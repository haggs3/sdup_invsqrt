==> flow/design.v <==
`timescale 1ns / 1ps
module invsqrt_pipeline_axiswrap(
    input wire clk,
    input wire rstn,
    input wire [31:0] S_AXIS_tdata,
    input wire [3:0] S_AXIS_tkeep,
    input wire  S_AXIS_tvalid,
    output wire S_AXIS_tready,
    input wire  S_AXIS_tlast,
    output wire [31:0] M_AXIS_tdata,
    output wire [3:0] M_AXIS_tkeep,
    output wire  M_AXIS_tvalid,
    input wire  M_AXIS_tready,
    output wire  M_AXIS_tlast
    );
localparam DELAY = 9;
wire valid;
wire [31:0] float_in;
wire [31:0] float_out;
wire ready;
wire backprn;
reg last_delay [0:DELAY-1];
assign float_in = S_AXIS_tdata;
assign S_AXIS_tready = backprn;
assign valid = S_AXIS_tvalid;
assign M_AXIS_tkeep = ready ? 4'b1111 : 4'b0000;
assign M_AXIS_tdata = float_out;
assign M_AXIS_tvalid = ready;
assign backprn = M_AXIS_tready;
assign M_AXIS_tlast = last_delay[DELAY-1];
invsqrt_pipeline invsqrt_pipe(clk, rstn, backprn, valid, float_in, float_out, ready);
integer i;
always @(posedge clk) begin
    if(rstn == 1'b0) begin
        for(i = 0; i < DELAY; i = i + 1) begin
            last_delay[i] <= 1'b0;
        end
    end else begin
        if(backprn == 1'b0) begin
            for(i = 0; i < DELAY; i = i + 1) begin
                last_delay[i] <= last_delay[i];
            end
        end else begin
            last_delay[0] <= S_AXIS_tlast;
            for(i = 1; i < DELAY; i = i + 1) begin
                last_delay[i] <= last_delay[i - 1];
            end
        end
    end
end
endmodule
`timescale 1ns / 1ps
module fp_1d5_sub_correction_pipe (clk, rstn, backprn, valid, M_sub, float_in_delay, float_out, float_out_delay, ready, error_in, error_out);
input wire clk;
input wire rstn;
input wire valid;
input wire [23 +3:0] M_sub;
input wire [30:0] float_in_delay;
input wire error_in;
input wire backprn;
output reg [30:0] float_out;
output reg [30:0] float_out_delay;
output reg ready;
output reg error_out;
reg [23 +3:0] M_ov;
wire E_ov;
wire [7:0] E;
assign E = {7'b0111_111, E_ov};
assign E_ov = (M_sub[23+3] == 1'b0) ? 1'b0 : 1'b1;
always @(posedge clk) begin
    if(rstn == 1'b0) begin
        ready <= 1'b0;
        error_out <= 1'b0;
    end else begin
        if(backprn == 1'b0) begin
            float_out_delay <= float_out_delay;
            float_out <= float_out;
            ready <= ready;
            error_out <= error_out;
        end else begin
            if(valid == 1'b1) begin
                float_out_delay <= float_in_delay;
                float_out[30:23] <= E;
                ready <= 1'b1;
                error_out <= error_in;
                if (M_ov[3-1] == 1'b1)
                    float_out[22:0] <= M_ov[23+3:3] + 1;
                else
                    float_out[22:0] <= M_ov[23+3:3];
            end else begin
                float_out_delay <= float_out_delay;
                float_out <= float_out;
                ready <= 1'b0;
                error_out <= 1'b0;
            end
        end
    end
end
always @* begin
    if (M_sub[23+3] == 1'b0)
        M_ov = M_sub << 1;
    else
        M_ov = M_sub;
end
endmodule
`timescale 1ns / 1ps
module fp_1d5_sub_subtract_pipe (clk, rstn, backprn, valid, float_in, float_in_delay, M_sub, float_out_delay, ready, error_in, error_out);
input wire clk;
input wire rstn;
input wire valid;
input wire [30:0] float_in;
input wire [30:0] float_in_delay;
input wire error_in;
input wire backprn;
output reg [23 +3:0] M_sub;
output reg [30:0] float_out_delay;
output reg ready;
output reg error_out;
wire [1:0] E_in;
reg [23 +3:0] M_in;
wire [22:0] M;
assign E_in = float_in[24:23];
assign M = float_in[22:0];
always @(posedge clk) begin
    if(rstn == 1'b0) begin
        ready <= 1'b0;
        error_out <= 1'b0;
    end else begin
        if(backprn == 1'b0) begin
            float_out_delay <= float_out_delay;
            M_sub <= M_sub;
            ready <= ready;
            error_out <= error_out;
        end else begin
            if(valid == 1'b1) begin
                float_out_delay <= float_in_delay;
                M_sub <= ({1'b1, 23'h40_0000, 3'b000}) - M_in;
                ready <= 1'b1;
                error_out <= error_in;
            end else begin
                float_out_delay <= float_in_delay;
                M_sub <= M_sub;
                ready <= 1'b0;
                error_out <= 1'b0;
            end
        end
    end
end
always @* begin
    if (E_in == 2'b10)
        M_in = (({1'b1, M, 3'b000}) >> 1);
    else if (E_in == 2'b01)
        M_in = (({1'b1, M, 3'b000}) >> 2);
    else
        M_in = {1'b1, M, 3'b000};
end
endmodule
`timescale 1ns / 1ps
module fp_mul_correction_pipe (clk, rstn, backprn, valid, M_in_mul, E_in_mul, float_in_2, float_out_cor, float_out_2, ready, error_in, error_out);
parameter END = 0;
input wire clk;
input wire rstn;
input wire valid;
input wire [47:0] M_in_mul;
input wire signed [7:0] E_in_mul;
input wire [30:0] float_in_2;
input wire error_in; 
output reg error_out;
input wire backprn;
output reg [30:0] float_out_cor;
output reg [30:0] float_out_2;
output reg ready;
wire [22:0] M_trunc, M_cor;
wire overflow;
wire signed [7:0] E_cor;
reg [46:0] M_overflow;
reg signed [7:0] E_overflow;
generate begin
    if (END == 0) begin
        assign overflow = M_trunc[22];
        assign M_cor = M_overflow[45:23];
        assign E_cor = E_overflow + 127;
    end else begin
        assign overflow = (error_in == 0) ?  M_trunc[22] : 1'b0;
        assign M_cor = (error_in == 0) ? M_overflow[45:23] : 23'hFFFFFF;
        assign E_cor = (error_in == 0) ? (E_overflow + 127) : 8'hFF;
    end
end
endgenerate
assign M_trunc = M_overflow[22:0];
always @(posedge clk) begin
    if(rstn == 1'b0) begin
        ready <= 1'b0;
        error_out <= 1'b0;
    end else begin
        if(backprn == 1'b0) begin
            float_out_2 <= float_out_2;
            ready <= ready;
            error_out <= error_out;
            float_out_cor <= float_out_cor;
        end else begin
            if(valid == 1'b1) begin
                float_out_2 <= float_in_2;
                ready <= 1'b1;
                error_out <= error_in;
                float_out_cor[30:23] <= E_cor;
                if(overflow == 1'b1)
                    float_out_cor[22:0] <= M_cor + 1;
                else
                    float_out_cor[22:0] <= M_cor;
            end else begin
                float_out_cor <= float_out_cor;
                float_out_2 <= float_out_2;
                ready <= 1'b0;
                error_out <= 0;
            end
        end
    end
end
always @* begin
    if(M_in_mul[47] == 1'b1) begin
        M_overflow = M_in_mul >> 1;
        E_overflow = E_in_mul + 1;
    end else begin
        M_overflow = M_in_mul;
        E_overflow = E_in_mul;
    end
end
endmodule
`timescale 1ns / 1ps
module fp_mul_multiply_pipe (clk, rstn, backprn, valid, float_in_1, float_in_2, float_out_2, M_mul, E_mul, ready, error_in, error_out);
input wire clk;
input wire rstn;
input wire valid;
input wire [30:0] float_in_1;
input wire [30:0] float_in_2;
input wire error_in;
input wire backprn;
output reg [30:0] float_out_2;
output reg [47:0] M_mul;
output reg signed [7:0] E_mul;
output reg ready;
output reg error_out;
wire signed [7:0] E1, E2, Etmp1, Etmp2;
wire [22:0] M1, M2;
assign E1 = float_in_1[30:23] - 127;
assign E2 = float_in_2[30:23] - 127;
assign M1 = float_in_1[22:0];
assign M2 = float_in_2[22:0];
always @(posedge clk) begin
    if(rstn == 1'b0) begin
        ready <= 1'b0;
        error_out <= 1'b0;
    end else begin
        if(backprn == 1'b0) begin 
            float_out_2 <= float_out_2;
            M_mul <= M_mul;
            E_mul <= E_mul;
            ready <= ready;
            error_out <= error_out;
        end else begin
            if(valid == 1'b1) begin
                float_out_2 <= float_in_2;
                M_mul <= {1'b1, M1} * {1'b1, M2};
                E_mul <= E1 + E2;
                ready <= 1'b1;
                error_out <= error_in;
            end else begin
                float_out_2 <= float_out_2;
                M_mul <= M_mul;
                E_mul <= E_mul;
                ready <= 1'b0;
                error_out <= 1'b0;
            end
        end
    end
end
endmodule
`timescale 1ns / 1ps
module fp_mul_pipe (clk, rstn, backprn, valid, float_in_1, float_in_2, float_out, float_out_delay, ready, error_in, error_out);
parameter END = 0;
input wire clk;
input wire rstn;
input wire valid;
input wire [30:0] float_in_1;
input wire [30:0] float_in_2;
input wire error_in;
input wire backprn;
output wire [30:0] float_out;
output wire [30:0] float_out_delay;
output wire ready;
output wire error_out;
wire [47:0] M_mul;
wire signed [7:0] E_mul;
wire [30:0] float_delay;
wire valid_p;
wire error_mid;
fp_mul_multiply_pipe multiply(clk, rstn, backprn, valid, float_in_1, float_in_2, float_delay, M_mul, E_mul, valid_p, error_in, error_mid);
fp_mul_correction_pipe #(END) correction(clk, rstn, backprn, valid_p, M_mul, E_mul, float_delay, float_out, float_out_delay, ready, error_mid, error_out);
endmodule
`timescale 1ns / 1ps
module fp_sub_1d5_pipe (clk, rstn, backprn, valid, float_in, float_in_delay, float_out, float_out_delay, ready, error_in, error_out);
input wire clk;
input wire rstn;
input wire valid;
input wire [30:0] float_in;
input wire [30:0] float_in_delay;
input wire error_in;
input wire backprn;
output wire [30:0] float_out;
output wire [30:0] float_out_delay;
output wire ready;
output wire error_out;
wire [23 +3:0] M_sub;
wire [30:0] float_delay;
wire valid_p;
wire error_mid;
fp_1d5_sub_subtract_pipe   subtract  (clk, rstn, backprn, valid, float_in, float_in_delay, M_sub, float_delay, valid_p, error_in, error_mid);
fp_1d5_sub_correction_pipe correction(clk, rstn, backprn, valid_p, M_sub, float_delay, float_out, float_out_delay, ready, error_mid, error_out);
endmodule
`timescale 1ns / 1ps
module invsqrt_pipe_init (clk, rstn, backprn, valid, number, x2, y, ready, error_out);
input wire clk;
input wire rstn;
input wire valid;
input wire [31:0] number;
input wire backprn;
output reg [30:0] x2;
output reg [30:0] y;
output reg ready;
output reg error_out;
wire [22:0] M_in;
wire [7:0] E_in_x2;
wire [30:0] num_shifted;
wire error;
assign M_in = number[22:0];
assign E_in_x2 = number[30:23] - 1;
assign num_shifted = (number >> 1);
assign error = ((number == 31'h00000000) || (number[30:23] == 8'hFF)|| (number[31] == 1'b1)) ? 1'b1 : 1'b0;
always @(posedge clk) begin
    if(rstn == 1'b0) begin
        ready <= 0;
        error_out <= 0;
    end else begin
        if(backprn == 1'b0) begin
            y <= y;
            x2 <= x2;
            ready <= ready;
            error_out <= error_out;
        end else begin
            if(valid == 1'b1) begin
                y <= 32'h5f3759df - num_shifted;
                x2 <= {E_in_x2, M_in};
                ready <= 1;
                error_out <= error;
            end else begin
                y <= y;
                x2 <= x2;
                ready <= 0;
                error_out <= 0;
            end
        end
    end
end
endmodule
`timescale 1ns / 1ps
module invsqrt_pipeline (clk, rstn, backprn, valid, float_in, float_out, ready);
input wire clk;
input wire rstn;
input wire valid;
input wire [31:0] float_in;
input wire backprn;
output wire [31:0] float_out;
output wire ready;
wire [30:0] y [0:3];
wire [30:0] x2, x2y, x2yy, sub_x2yy;
wire valid_p [0:3];
wire error[3:0];
assign float_out[31] = 1'b0;
invsqrt_pipe_init invsqrt_pipe_init (clk, rstn, backprn, valid,      float_in, x2, y[0], valid_p[0], error[0]);
fp_mul_pipe       mul_pipe_x2y      (clk, rstn, backprn, valid_p[0], x2, y[0], x2y, y[1], valid_p[1], error[0], error[1]);
fp_mul_pipe       mul_pipe_x2yy     (clk, rstn, backprn, valid_p[1], x2y, y[1], x2yy, y[2], valid_p[2], error[1], error[2]);
fp_sub_1d5_pipe   sub_1d5_pipe      (clk, rstn, backprn, valid_p[2], x2yy, y[2], sub_x2yy, y[3], valid_p[3], error[2], error[3]);
fp_mul_pipe #(1)  mul_pipe_sub_x2yy (clk, rstn, backprn, valid_p[3], sub_x2yy, y[3], float_out, , ready, error[3]);
endmodule
Tool chain data of invsqrt_pipeline_axiswrap
Tool output for the design above, in the order of the flow.
Lines are those of the file above, counted from 1.
Library cell names are shortened.
A cell with - has no value.
- design top: invsqrt_pipeline_axiswrap
- clock port: clk
- cell library: sky130hd
- timing corner: tt_025C_1v80

Elaborated design
Source: Yosys, flattened and elaborated. Widths are those after wreduce. Registers that Yosys merges into a memory's read port (data or address) are not register bits. Print and check cells do not count. Equal cells are merged and count once.
- noted $add $sub $neg: 22
- equality and inequality tests at 3
- reductions and logical operators at 13
- multipliers at 3
- noted mux-type cells: 35
- operator list (cell ; count):
    multiplier 24 x 24 -> 48 bit ; 3
    2-to-1 mux 46 bit ; 3
    2-to-1 mux 23 bit ; 5
    adder 23 x 1 -> 23 bit with constant B ; 4
    2-to-1 mux 27 bit ; 2
    zero test 32 bit ; 1
    subtractor 31 bit with constant A ; 1
    subtractor 27 bit with constant A ; 1
    AND reduction 3 bit ; 9
    2-to-1 mux 26 bit ; 1
    2-to-1 mux 1 bit ; 20
    subtractor 2 bit with constant B ; 4
    subtractor 7 x 7 -> 8 bit with constant B ; 1
    adder 8 x 2 -> 8 bit with constant B ; 1
    adder 8 x 7 -> 8 bit with constant B ; 1
    subtractor 8 x 7 -> 8 bit with constant B ; 1
    adder 8 bit ; 1
    == test 8 bit with constant B ; 1
    2-to-1 mux 8 bit ; 1
    adder 2 x 1 -> 2 bit with constant B ; 2
    adder 2 bit ; 2
    adder 2 bit with constant B ; 2
    2-to-1 mux 4 bit ; 1
    2-to-1 mux 2 bit ; 2
    logical OR 1 bit ; 2
    subtractor 2 x 1 -> 2 bit with constant B ; 1
    == test 2 x 1 -> 1 bit with constant B ; 1
    == test 2 bit with constant B ; 1
    AND reduction 2 bit ; 1
- input port bits: 41
- output and inout bits: 39
- bits in registers at 556
- word-level cells at 125

Depth
Longest topological path by Yosys (ltp), each cell counted once; first at word level (registers and memories cut), then after technology mapping (sequential cells cut; the memories' decode and read muxes count).
- noted depth in word-level cells: 5
- noted ABC_AREA: 1
- noted mapped depth: 29
- noted mapped depth without buffers: 28

After synthesis
Source: synth_stat.txt of the flow (Yosys; design flattened, memories mapped). It holds for the ABC_AREA given above (unset counts as 0); a run with the other value may have another netlist.
- mapped area: 79610.1 um^2
- flip-flop cells: 488
- noted standard cells after synthesis: 9661
- buffer cells at 319
- cell types (cell ; count ; total area (um^2)):
    fa_1 ; 1443 ; 2.89E+04
    edfxtp_1 ; 462 ; 1.39E+04
    inv_1 ; 2970 ; 1.11E+04
    nand2_1 ; 2416 ; 9.07E+03
    ha_1 ; 524 ; 6.56E+03
    nor2_1 ; 411 ; 1542.73
    a21oi_1 ; 217 ; 1.09E+03
    clkbuf_1 ; 281 ; 1.05E+03
    xor2_1 ; 119 ; 1042.25
    nand3_1 ; 187 ; 935.898
    o21ai_0 ; 162 ; 810.778
    dfxtp_1 ; 26 ; 520.499
    xnor2_1 ; 57 ; 499.229
    nand4_1 ; 50 ; 312.8
    nor3_1 ; 56 ; 280.269
    o21a_1 ; 30 ; 225.216
    o21bai_1 ; 22 ; 165.158
    o21ai_2 ; 17 ; 148.893
Not listed: further types 37, cells in them 211.

Timing after synthesis
Path of least setup slack by OpenSTA after synthesis, without wires, with an ideal clock, recovery checks aside; 20% of the period is set as input and as output delay. Where synthesis merged equal registers, the netlist keeps one of their names.
- path kind: register -> register
- start: register invsqrt_pipe.invsqrt_pipe_init.y[5]
- end: register invsqrt_pipe.mul_pipe_x2y.multiply.M_mul[43]
- noted stages on the path: 28
- path delay at 6.185 ns
- arrival at 5.932 ns
- clock period at 8.24 ns
- path slack at 2.055 ns
- buffers on the path: 2
- synthesis period reached: 6.185 ns
"path delay" = arrival - input delay + setup time.
"stages on the path": output pins that drive a net of the path, with the launching flip-flop's if there is one; two outputs of one cell count as two.
"synthesis period reached" = period - worst setup slack (recovery checks aside). The figure is calculated, with input and output delays left at 20% of the set period.
The rows between start and end are the longest chain of elaborated cells between them; the timing report does not say that the signal goes this way. Where chains are equally long, one stands for them.
Each line given opens the expression or statement behind the cell; cells for indexed reads and writes are added by Yosys, which also makes memories of some case tables.
A register here has more assigning lines than the two given.
- path through: edfxtp_1 clkbuf_1 clkbuf_1 nand2_1 fa_1 inv_1 fa_1 inv_1 fa_1 inv_1 fa_1 inv_1 fa_1 inv_1 fa_1 inv_1 fa_1 inv_1 ha_1 nand2_1 nand2_1 a21oi_1 a21boi_0 nor2_1 o21ai_0 nand3_1 nand2_1 nand2_1
- length of the longest elaborated chain at 1
- elaborated cells between the ends (all ways): 1
- noted source lines of those cells: 1
- those cells by class: mul: 1
- ends and longest elaborated chain, after synthesis (what ; RTL line ; text):
    from (decl) ; 329 ; output reg [30:0] y;
    from (assign) ; 346 ; y <= y;
    from (assign) ; 352 ; y <= 32'h5f3759df - num_shifted;
    multiplier 24 x 24 -> 48 bit ; 264 ; M_mul <= {1'b1, M1} * {1'b1, M2};
    to (assign) ; 264 ;
    to (assign) ; 270 ; M_mul <= M_mul;
    to (decl) ; 240 ; output reg [47:0] M_mul;

Path in the finished layout
Path of least setup slack in the final report of run A (OpenROAD, finished layout, wires in). Where an end is a register, its clock arrival counts in the times.
- path kind: register -> register
- start: register invsqrt_pipe.mul_pipe_x2y.correction.float_out_2[12]
- end: register invsqrt_pipe.mul_pipe_x2yy.multiply.M_mul[45]
- clock period at 6.94 ns
- buffers on the path: 1
- path slack at 0.30 ns
- noted stages on the path: 23
- arrival at 7.06 ns
The rows between start and end are the longest chain of elaborated cells between them; the timing report does not say that the signal goes this way. Where chains are equally long, one stands for them.
A register here has more assigning lines than the two given.
- path through: edfxtp_1 buf_4 nand2_1 inv_1 fa_1 inv_1 fa_1 inv_1 fa_1 fa_1 fa_1 fa_1 inv_1 fa_1 inv_1 ha_1 nand2_1 nor2_1 nand2_1 nor3_1 nand3_1 nand4_1 nand2_1
- length of the longest elaborated chain at 1
- elaborated cells between the ends (all ways): 1
- noted source lines of those cells: 1
- those cells by class: mul: 1
- ends and longest elaborated chain, post-layout (what ; RTL line ; text):
    from (decl) ; 171 ; output reg [30:0] float_out_2;
    from (assign) ; 197 ; float_out_2 <= float_out_2;
    from (assign) ; 203 ; float_out_2 <= float_in_2;
    multiplier 24 x 24 -> 48 bit ; 264 ; M_mul <= {1'b1, M1} * {1'b1, M2};
    to (assign) ; 264 ;
    to (assign) ; 270 ; M_mul <= M_mul;
    to (decl) ; 240 ; output reg [47:0] M_mul;

--- measured runs ---
Measured data: module invsqrt_pipeline_axiswrap, platform sky130hd, 2 stored runs of the flow under differing settings, order arbitrary. Input and output delays are each 20% of the period that was set; the output load is 0.01 pF.
By "clock period achieved" is meant the clock period of the run minus its worst setup slack. This is arithmetic on one report: input and output delays are still those of the set period (20% each).
"worst path time" = time allowed to the worst setup path (clock period - input delay - output delay, where it has them) - its slack; a late launch clock adds to it, a late capture clock takes from it.

Run A

==> flow/run.sh <==
#!/bin/bash
# the make line also repeats the synthesis and layout settings of config.mk as NAME=value (left out here)
make -C /OpenROAD-flow-scripts/flow DESIGN_CONFIG=/design/flow/config.mk WORK_HOME=/design/flow/orfs CLKGATE_MAP_FILE= finish
==> flow/config.mk <==
export PLATFORM = sky130hd
export DESIGN_NAME = invsqrt_pipeline_axiswrap
export DESIGN_NICKNAME = invsqrt_pipeline_axiswrap
export VERILOG_FILES = /design/flow/design.v
export SDC_FILE = /design/flow/constraint.sdc
export NUM_CORES = 4
export LEC_CHECK = 0
export ABC_AREA = 1
export CAP_MARGIN = 20
export CELL_PAD_IN_SITES_DETAIL_PLACEMENT = 0
export CORE_MARGIN = 2
export CORE_UTILIZATION = 55
export CTS_CLUSTER_DIAMETER = 343
export MAX_ROUTING_LAYER = met4
export PLACE_DENSITY_LB_ADDON = 0.13
export SETUP_SLACK_MARGIN = 0.02
export SLEW_MARGIN = 20
==> flow/constraint.sdc <==
create_clock -name core_clock -period 6.94 [get_ports {clk}]
set_input_delay 1.3880 -clock core_clock [delete_from_list [all_inputs] [get_ports {clk}]]
set_output_delay 1.3880 -clock core_clock [all_outputs]
set_load 0.01 [all_outputs]

Measured in run A:
- chip area after synthesis (Yosys) at 79610.1 um^2
- smallest setup slack: 0.296 ns
- final design utilization at 0.607
- clock period achieved at 6.644 ns
- worst path time: 6.64 ns
- critical path type: register -> register
- die outline area at 147806.0 um^2

Run B

==> flow/run.sh <==
#!/bin/bash
# the make line also repeats the synthesis and layout settings of config.mk as NAME=value (left out here)
make -C /OpenROAD-flow-scripts/flow DESIGN_CONFIG=/design/flow/config.mk WORK_HOME=/design/flow/orfs CLKGATE_MAP_FILE= finish
==> flow/config.mk <==
export PLATFORM = sky130hd
export DESIGN_NAME = invsqrt_pipeline_axiswrap
export DESIGN_NICKNAME = invsqrt_pipeline_axiswrap
export VERILOG_FILES = /design/flow/design.v
export SDC_FILE = /design/flow/constraint.sdc
export NUM_CORES = 4
export LEC_CHECK = 0
export CAP_MARGIN = 20
export CORE_MARGIN = 2
export CORE_UTILIZATION = 60
export SLEW_MARGIN = 20
==> flow/constraint.sdc <==
create_clock -name core_clock -period 7.07 [get_ports {clk}]
set_input_delay 1.4140 -clock core_clock [delete_from_list [all_inputs] [get_ports {clk}]]
set_output_delay 1.4140 -clock core_clock [all_outputs]
set_load 0.01 [all_outputs]

Measured in run B:
- chip area after synthesis (Yosys) at 74878.1 um^2
- smallest setup slack: 0.065 ns
- final design utilization at 0.684
- clock period achieved at 7.005 ns
- worst path time: 7.00 ns
- critical path type: register -> register
- die outline area at 127638.0 um^2
--- end ---
